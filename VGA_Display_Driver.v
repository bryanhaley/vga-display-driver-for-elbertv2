==> flow/design.v <==
`timescale 1ns / 1ps
module VGA_Display_Example(i_clk, o_vga_rgb, o_vga_hsync, o_vga_vsync);
	input wire i_clk;  
	output wire[7:0] o_vga_rgb;  
	output wire o_vga_hsync;
	output wire o_vga_vsync;
	wire clk_100;  
	wire active_draw;  
	wire reset = 0;  
	reg vga_pix_draw;  
	reg[15:0] vga_clk_counter;  
	always @(posedge clk_100) begin
		{vga_pix_draw, vga_clk_counter} <= vga_clk_counter + 16'h6666;  
	end
	wire[10:0] pix_x;
	wire[10:0] pix_y;
	assign o_vga_rgb[0] = active_draw ? (pix_x<100) : 0;
	assign o_vga_rgb[1] = active_draw ? (pix_x<200) : 0;
	assign o_vga_rgb[2] = active_draw ? (pix_x<300) : 0;
	assign o_vga_rgb[3] = active_draw ? (pix_x>=300 & pix_x<400) : 0;
	assign o_vga_rgb[4] = active_draw ? (pix_x>=300 & pix_x<500) : 0;
	assign o_vga_rgb[5] = active_draw ? (pix_x>=300 & pix_x<600) : 0;
	assign o_vga_rgb[6] = active_draw ? (pix_x>=600 & pix_x<700) : 0;
	assign o_vga_rgb[7] = active_draw ? (pix_x>=600 & pix_x<800) : 0;
	VGA_Display_Driver display (
		.i_clk(clk_100),
		.i_pix_draw(vga_pix_draw),
		.o_active_draw(active_draw),
		.o_pix_x(pix_x),
		.o_pix_y(pix_y),
		.o_hsync(o_vga_hsync),
		.o_vsync(o_vga_vsync)
		);
	dcm_100 dcm_100Mhz_clock (
		 .CLKIN_IN(i_clk), 
		 .RST_IN(reset), 
		 .CLKFX_OUT(clk_100), 
		 .CLKIN_IBUFG_OUT(), 
		 .CLK0_OUT()
		 );
endmodule
module VGA_Display_Driver (i_clk, i_pix_draw, o_active_draw, o_pix_x, o_pix_y, o_hsync, o_vsync);
	input wire i_clk;
	input wire i_pix_draw;
	output wire o_active_draw;
	output wire[10:0] o_pix_x;
	output wire[10:0] o_pix_y;
	output wire o_hsync;
	output wire o_vsync;
	parameter H_REZ         = 800;
	parameter H_SYNC_START  = 40;
	parameter H_SYNC_END    = 168;
	parameter H_SIZE        = 1056;
	localparam H_ACTIVE_START = H_SIZE-H_REZ;
	parameter V_REZ         = 600;
	parameter V_SYNC_START  = 601;
	parameter V_SYNC_END    = 605;
	parameter V_SIZE        = 628;
	parameter CNT_SIZE = 10;
	reg[CNT_SIZE:0] h_count = 0;
	reg[CNT_SIZE:0] v_count = 0;
	assign o_hsync = ((h_count >= H_SYNC_START) & (h_count < H_SYNC_END));
	assign o_vsync = ((v_count >= V_SYNC_START) & (v_count < V_SYNC_END));
	assign o_pix_x = (h_count >= H_ACTIVE_START) ? (h_count - H_ACTIVE_START) : 0;
	assign o_pix_y = (v_count < V_REZ) ? v_count : V_REZ-1;
	assign o_active_draw = ((h_count >= H_ACTIVE_START) & (v_count < V_REZ));
	always @(posedge i_clk) begin
		if (i_pix_draw) begin
			if (h_count == H_SIZE) begin
				h_count <= 0;
				v_count <= v_count + 1;
			end else begin
				h_count <= h_count + 1;
			end
			if (v_count == V_SIZE) v_count <= 0;
		end
	end
endmodule
-- Reports on VGA_Display_Driver
Tool output for the design above, in the order of the flow.
Lines are those of the file above, counted from 1.
Operators carry their Yosys type and port widths (W data, S select, Z words).
Cell names lack the library's common part.
Not given: n/a
- design top: VGA_Display_Driver
- clock port: i_clk
- cell library: sky130hd
- library corner: tt_025C_1v80

-- Elaborated design
Source: Yosys, flattened and elaborated, memories not mapped. Widths are those after wreduce. Registers that Yosys merges into a memory's read port (data or address) are not register bits. Print and check cells do not count. Equal cells are merged and count once.
- multiplexer cells at 3
- noted $add $sub $neg: 3
- order comparisons at 6
- reduce/logical cells: 2
- noted equal/unequal tests: 2
- bitwise operators: 3
- operator list (cell ; count):
    $mux W11 ; 3
    $add A11 B1 Y11 const B ; 2
    $lt A11 B10 Y1 const B ; 2
    $ge A11 B10 Y1 const B ; 1
    $eq A11 B10 Y1 const B ; 1
    $eq A11 B11 Y1 const B ; 1
    $ge A11 B6 Y1 const B ; 1
    $lt A11 B8 Y1 const B ; 1
    $sub A11 B9 Y11 const B ; 1
    $ge A11 B9 Y1 const B ; 1
    $and A1 B1 Y1 ; 3
    $reduce_and A2 Y1 ; 1
    $reduce_bool A2 Y1 ; 1
- cells after elaboration: 21
- noted input bits: 2
- output and inout bits at 25
- register bits: 22

-- Depth
Longest topological path by Yosys (ltp), each cell counted once; first at word level (registers and memories cut), then after technology mapping (sequential cells cut; the memories' decode and read muxes count).
- noted depth after elaboration: 3
- ABC_AREA at 0
- noted gate-level depth with buffers: 5
- noted depth with buffers taken out: 5

-- Mapped cells and area
The flow's flattened synthesis, as Yosys stat reports it; memories are mapped. The netlist is that of the ABC_AREA named above (0 if unset); the other value can give another one.
- cells by type (cell type ; count):
    edfxtp_1 ; 22
    ha_1 ; 8
    xnor2_1 ; 9
    nor2_1 ; 14
    nand3_1 ; 9
    nor2b_1 ; 7
    nand4_1 ; 6
    or4_1 ; 5
    a21oi_1 ; 7
    xor2_1 ; 4
    inv_1 ; 9
    o31ai_1 ; 4
    nor4_2 ; 2
    o21a_1 ; 3
    nand2_1 ; 5
    nand2b_1 ; 3
    or3_1 ; 3
    buf_4 ; 2
Not listed: further types 19, cells in them 28.
- synthesis area: 1498.9 µm²
- standard cells after synthesis at 150
- noted mapped flip-flops: 22

-- Worst setup path after synthesis
Source: OpenSTA report_checks on the synthesized netlist (no wires, ideal clock, input and output delay 20% of the period each), path of least setup slack; recovery checks are left aside. Register names are those of the netlist, which keeps one name where synthesis merged equal registers.
- path type: reg-to-output
- start: register v_count[7]
- end: output port o_vsync
- arrival: 1.836 ns
- period: 2.63 ns
- path slack at 0.268 ns
- noted data required time: 2.104 ns
- noted path delay: 1.836 ns
- stages on the path at 5
- noted launch time at the first pin: 0.000 ns
- noted synthesis period reached: 2.362 ns
"path delay" is the arrival time less input delay plus setup time.
A path that ends at an output port has no setup time.
"stages on the path": output pins that drive a net of the path, with the launching flip-flop's if there is one; two outputs of one cell count as two.
"synthesis period reached" is the clock period less the worst setup slack; recovery checks do not enter. This is arithmetic on one report: input and output delays are still those of the set period (20% each).
The rows between start and end are the longest chain of elaborated cells between them; the timing report does not say that the signal goes this way. Where chains are equally long, one stands for them.
A line is the first line of the expression or statement that the cell stems from. Yosys adds cells for indexed reads and writes and turns some case tables into memories.
- path through: edfxtp_1 or4b_1 or4_1 buf_2 nor3_2
- length of the longest elaborated chain: 2
- noted elaborated cells between the ends (all ways): 3
- RTL lines, path after synthesis (item ; line ; text):
    start: declaration ; 61 ; reg[CNT_SIZE:0] v_count = 0;
    start: assignment ; 71 ; v_count <= v_count + 1;
    start: assignment ; 75 ; if (v_count == V_SIZE) v_count <= 0;
    $ge A11 B10 Y1 ; 63 ; assign o_vsync = ((v_count >= V_SYNC_START) & (v_count < V_SYNC_END));
    $and A1 B1 Y1 ; 63 ;
    end: declaration ; 49 ; output wire o_vsync;

-- Worst path after layout
From the final timing report of record 1: the path of least setup slack in the routed layout; clock arrival at registers is part of the times.
- path type: reg-to-output
- start: register v_count[10]
- end: output port o_active_draw
- stages on the path at 6
- noted launch time at the first pin: 0.26 ns
- noted data required time: 1.20 ns
- arrival: 2.07 ns
- period: 1.5 ns
- path slack at -0.87 ns
The rows between start and end are the longest chain of elaborated cells between them; the timing report does not say that the signal goes this way. Where chains are equally long, one stands for them.
- path through: edfxtp_1 or4b_4 or4_4 buf_6 and3b_1 buf_2
- length of the longest elaborated chain: 2
- noted elaborated cells between the ends (all ways): 2
- RTL lines, path post-layout (item ; line ; text):
    start: declaration ; 61 ; reg[CNT_SIZE:0] v_count = 0;
    start: assignment ; 71 ; v_count <= v_count + 1;
    start: assignment ; 75 ; if (v_count == V_SIZE) v_count <= 0;
    $lt A11 B10 Y1 ; 66 ; assign o_active_draw = ((h_count >= H_ACTIVE_START) & (v_count < V_REZ));
    $and A1 B1 Y1 ; 66 ;
    end: declaration ; 45 ; output wire o_active_draw;

Hand-over note for VGA_Display_Driver

VGA_Display_Driver through Yosys and OpenROAD on sky130hd: 2 stored runs, unordered, with their settings and measured results. The constraints put input and output delay at 20% of the set period each and load the outputs with 0.01 pF.
"achieved clock period" is the run's clock period less its worst setup slack. It is reckoned from that one timing run; input and output delays stay at 20% of the period that was set.
"critical setup path time" = time allowed to the worst setup path (clock period - input delay - output delay, where it has them) - its slack; a late launch clock adds to it, a late capture clock takes from it.
"power consumption" is the tool's figure for a default switching activity; nothing was simulated.

Record 1
Settings were period_ns = 1.5; CORE_UTILIZATION = 32; SETUP_SLACK_MARGIN = -0.1; PLACE_DENSITY_LB_ADDON = 0.22; CORE_ASPECT_RATIO = 1.56; CELL_PAD_IN_SITES_GLOBAL_PLACEMENT = 2; CTS_CLUSTER_DIAMETER = 240; SLEW_MARGIN = 30; MIN_ROUTING_LAYER = met2; CAP_MARGIN = 20; CORE_MARGIN = 2
- power consumption at 1482 uW
- noted the worst setup slack after layout: -0.873 ns
- achieved clock period: 2.373 ns
- critical setup path time at 2.07 ns
- critical path kind: reg-to-output
- sum of negative setup slack at -22.902 ns
- noted the worst-case hold slack: 0.703 ns
- final utilization at 0.559
- chip area in the Yosys report at 1498.9 µm²
- standard-cell area of the final layout at 2556.2 µm²
- area inside the die boundary: 5261.0 µm²

Record 2
Settings were period_ns = 2.16; CORE_UTILIZATION = 40; SETUP_SLACK_MARGIN = 0.55; PLACE_DENSITY_LB_ADDON = 0.24; CELL_PAD_IN_SITES_DETAIL_PLACEMENT = 2; GPL_ROUTABILITY_DRIVEN = 0; CTS_CLUSTER_SIZE = 41; CAP_MARGIN = 20; SLEW_MARGIN = 5; MIN_ROUTING_LAYER = met1; CORE_MARGIN = 2
- no results, clock tree synthesis failed with DPL-0033

End of note.
